==> flow/design.v <==
module VM(clk, reset, cash_in, cash_return, purchase, current_state, next_state);
	input clk, reset;
	input [1:0] cash_in;
	output reg purchase;
	output reg [1:0] cash_return;
	output reg [1:0]current_state, next_state;
	parameter s0 = 2'b00, s1 = 2'b01, s2 = 2'b10;
	parameter [1:0] in_0tk = 2'b00, 
					in_5tk = 2'b01, 
					in_10tk = 2'b10, 
					in_20tk = 2'b11;
	parameter [1:0] ret_0tk = 2'b00, 
					ret_5tk = 2'b01, 
					ret_10tk = 2'b10, 
					ret_15tk = 2'b11;
	always @(posedge clk, posedge reset)
	begin
		if (reset == 1)
		begin
			next_state = s0;
			current_state = s0;
			purchase = 0;
			cash_return = ret_0tk;
		end
		else
		begin
			current_state = next_state;
			case(current_state)
			s0:
			begin 
				if(cash_in == in_0tk)
				begin
					next_state =s0;
					purchase = 0;
					cash_return = ret_0tk;
				end
				else if(cash_in == in_5tk)
				begin
					next_state =s1;
					purchase = 0;
					cash_return = ret_0tk;				
				end
				else if(cash_in == in_10tk)
				begin
					next_state =s2;
					purchase = 1;
					cash_return = ret_0tk;				
				end
				else if (cash_in == in_20tk)
				begin
					next_state =s0;
					purchase = 1;
					cash_return = ret_5tk;
				end
			end
			s1:
			begin
				if(cash_in == in_0tk)
				begin
					next_state =s0;
					purchase = 0;
					cash_return = ret_5tk;
				end
				else if(cash_in == in_5tk)
				begin
					next_state =s0;
					purchase = 0;
					cash_return = ret_0tk;				
				end
				else if(cash_in == in_10tk)
				begin
					next_state =s0;
					purchase = 1;
					cash_return = ret_0tk;				
				end
				else if (cash_in == in_20tk)
				begin
					next_state =s0;
					purchase = 1;
					cash_return = ret_10tk;
				end
			end
				s2:
			begin
				if(cash_in == in_0tk)
				begin
					next_state =s0;
					purchase = 0;
					cash_return = ret_10tk;
				end
				else if(cash_in == in_5tk)
				begin
					next_state =s0;
					purchase = 1;
					cash_return = ret_0tk;				
				end
				else if(cash_in == in_10tk)
				begin
					next_state =s0;
					purchase = 1;
					cash_return = ret_5tk;				
				end
				else if (cash_in == in_20tk)
				begin
					next_state =s0;
					purchase = 1;
					cash_return = ret_15tk;
				end
			end			
			endcase	
		end	
	end
endmodule
======== From RTL to reports: VM ========
Tool output for the design above, in the order of the flow.
Lines are those of the file above, counted from 1.
Cell names lack the library's common part.
The mark n/a stands for no value.
inputs
  top ..................................... VM
  clock input ............................. clk
  standard-cell library ................... sky130hd
  corner .................................. tt_025C_1v80

======== Word-level counts ========
Counts by Yosys on the flattened word-level netlist (proc, flatten, opt, wreduce; memories kept). Register bits leave out memories and registers merged into their read ports (data or address). Print and check cells are left out. Cells with the same type and inputs are merged into one.
bit counts
  cells after elaboration ................. 46
  register bits after elaboration ......... 7
  input port bits ......................... 4
  output and inout bits ................... 7
cells by class
  reductions and logical operators ........ 6
  equal/unequal tests ..................... 8
  multiplexer cells ....................... 28
operators by type and width
  operator                                                        count
  2-bit 2-to-1 mux                                                19
  5-bit inequality test with constant B                           3
  2-bit equality test with constant B                             3
  2-bit case mux with 3-bit select                                1
  1-bit 2-to-1 mux                                                6
  2-bit by 1-bit equality test with 1-bit output with constant B  2
  2-bit zero test                                                 2
  2-bit OR reduction                                              2
  4-bit AND reduction                                             1
  2-bit case mux with 2-bit select                                1
  3-bit nonzero test                                              1
  1-bit case mux with 2-bit select                                1

======== Logic depth ========
Depth = most cells in a row (Yosys ltp): at word level without a register or memory, in the mapped netlist without a sequential cell, where the memories' decode and read muxes count.
depth
  depth after elaboration ................. 6
  ABC_AREA ................................ 0
  gate-level depth with buffers ........... 5
  mapped depth without buffers ............ 5

======== After synthesis ========
The flow's flattened synthesis, as Yosys stat reports it; memories are mapped. The netlist is that of the ABC_AREA named above (0 if unset); the other value can give another one.
cells by type
  cell       count  total area (µm²)
  dfrtp_1    7      175.168
  ha_1       9      112.608
  inv_1      6      22.522
  a22o_1     2      17.517
  nor2_1     4      15.014
  o22ai_2    1      12.512
  mux2_1     1      11.261
  or4_4      1      11.261
  nor3_1     2      10.01
  or4b_1     1      10.01
  o22a_1     1      8.758
  o2bb2ai_1  1      8.758
  or3b_2     1      8.758
  and2_2     1      7.507
  o21bai_1   1      7.507
  a31oi_1    1      6.256
  nor2b_1    1      6.256
  a21oi_1    1      5.005
Not listed: further types 2, cells in them 2.
synthesis totals
  area of sequential cells ................ 175.2 µm²
  mapped flip-flops ....................... 7
  cell area after synthesis ............... 465.4 µm²
  cell count .............................. 44

======== Timing after synthesis ========
OpenSTA on the mapped netlist: ideal clock, no wires. The path of least setup slack (recovery checks aside). Input and output delay are each 20% of the period. Register names are those of the netlist, which keeps one name where synthesis merged equal registers.
timing path after synthesis
  path type ............................... input port to flip-flop
  from .................................... input cash_in[0]
  to ...................................... register cash_return[0]
  buffers on the path ..................... 0
  stages on the path ...................... 5
  arrival ................................. 1,590 ps
  delay of the path ....................... 1,376 ps
  period .................................. 1,710 ps
  external input delay .................... 342 ps
  data required time ...................... 1,582 ps
  slack ................................... -8 ps
  synthesis period reached ................ 1,718 ps
"delay of the path" is the arrival time less input delay plus setup time.
"stages on the path" counts driving pins, that of a launching flip-flop among them; a cell with two outputs on the path counts twice.
"synthesis period reached" is the clock period less the worst setup slack; recovery checks do not enter. This is arithmetic on one report: input and output delays are still those of the set period (20% each).
The rows between start and end are the longest chain of elaborated cells between them; the timing report does not say that the signal goes this way. Where chains are equally long, one stands for them.
Each line given opens the expression or statement behind the cell; cells for indexed reads and writes are added by Yosys, which also makes memories of some case tables.
At most two assigning lines are given for a register; there are more.
between the ends, after synthesis
  path through ............................ inv_1 -> ha_1 -> or4_4 -> o22ai_2 -> mux2_1
  cells in the longest elaborated chain ... 6
RTL lines, path after synthesis
  element                           line  source
  start: declaration                3     input [1:0] cash_in;
  2-bit equality test               103   else if (cash_in == in_20tk)
  2-bit 2-to-1 mux                  103
  2-bit 2-to-1 mux                  97    else if(cash_in == in_10tk)
  2-bit 2-to-1 mux                  91    else if(cash_in == in_5tk)
  2-bit 2-to-1 mux                  85    if(cash_in == in_0tk)
  2-bit case mux with 3-bit select  28    case(current_state)
  end: assignment                   23    cash_return = ret_0tk;
  end: assignment                   35    cash_return = ret_0tk;
  end: declaration                  5     output reg [1:0] cash_return;

======== Worst path after layout ========
Path of least setup slack in the final report of stored run 1 (OpenROAD, finished layout, wires in). Where an end is a register, its clock arrival counts in the times.
The report prints the path's times to 10 ps; the period is as set.
timing path after layout
  path type ............................... input port to flip-flop
  from .................................... input cash_in[0]
  to ...................................... register cash_return[0]
  buffers on the path ..................... 1
  external input delay .................... 400 ps
  stages on the path ...................... 5
  arrival ................................. 1,940 ps
  slack ................................... 160 ps
  data required time ...................... 2,100 ps
  period .................................. 1,990 ps
The rows between start and end are the longest chain of elaborated cells between them; the timing report does not say that the signal goes this way. Where chains are equally long, one stands for them.
At most two assigning lines are given for a register; there are more.
between the ends, after layout
  path through ............................ dlygate4sd2_1 -> ha_1 -> or4_4 -> o22ai_4 -> mux2_4
  cells in the longest elaborated chain ... 6
RTL lines, path after layout
  element                           line  source
  start: declaration                3     input [1:0] cash_in;
  2-bit equality test               103   else if (cash_in == in_20tk)
  2-bit 2-to-1 mux                  103
  2-bit 2-to-1 mux                  97    else if(cash_in == in_10tk)
  2-bit 2-to-1 mux                  91    else if(cash_in == in_5tk)
  2-bit 2-to-1 mux                  85    if(cash_in == in_0tk)
  2-bit case mux with 3-bit select  28    case(current_state)
  end: assignment                   23    cash_return = ret_0tk;
  end: assignment                   35    cash_return = ret_0tk;
  end: declaration                  5     output reg [1:0] cash_return;

Measured results for VM: 2 stored runs of the Yosys and OpenROAD flow on sky130hd. The settings differ; the order carries no meaning. The constraints put input and output delay at 20% of the set period each and load the outputs with 0.01 pF.
"reached clock period" means the clock period less the worst setup slack. The figure is calculated, with input and output delays left at 20% of the set period.
"worst setup path time" is the time allowed to the run's worst setup path (the clock period less input and output delay, where it has them) less its slack. Clock arrival times count: a late capture clock shortens it, a late launch clock lengthens it.
"worst setup path time" is given in steps of 10 ps.

---- stored run 1 ----
settings
  period_ns = 1.99
  CORE_UTILIZATION = 49
  SETUP_SLACK_MARGIN = 0.09
  CORE_MARGIN = 5
  CELL_PAD_IN_SITES_DETAIL_PLACEMENT = 0
  ABC_AREA = 0
  GPL_TIMING_DRIVEN = 0
  MIN_ROUTING_LAYER = met2
  MAX_ROUTING_LAYER = met5
  CAP_MARGIN = 20
  SLEW_MARGIN = 20
results
  total negative slack on setup checks .... 0 ps
  utilization of the finished layout ...... 68.2 %
  total die area .......................... 1,666.3 µm²
  worst setup path time ................... 1,430 ps
  critical path kind ...................... input port to flip-flop
  worst setup slack after layout .......... 163 ps
  synthesized cell area ................... 465.4 µm²
  reached clock period .................... 1,827 ps

---- stored run 2 ----
settings
  period_ns = 2.91
  CORE_UTILIZATION = 28
  SETUP_SLACK_MARGIN = 0.58
  PLACE_DENSITY_LB_ADDON = 0.21
  CORE_MARGIN = 10
  TNS_END_PERCENT = 100
  ABC_AREA = 1
  GPL_TIMING_DRIVEN = 0
  CAP_MARGIN = 0
  MIN_ROUTING_LAYER = met1
  SLEW_MARGIN = 20
results
  total negative slack on setup checks .... 0 ps
  utilization of the finished layout ...... 37.6 %
  total die area .......................... 3,805.7 µm²
  worst setup path time ................... 1,240 ps
  critical path kind ...................... flip-flop to output port
  worst setup slack after layout .......... 1,092 ps
  synthesized cell area ................... 486.7 µm²
  reached clock period .................... 1,818 ps
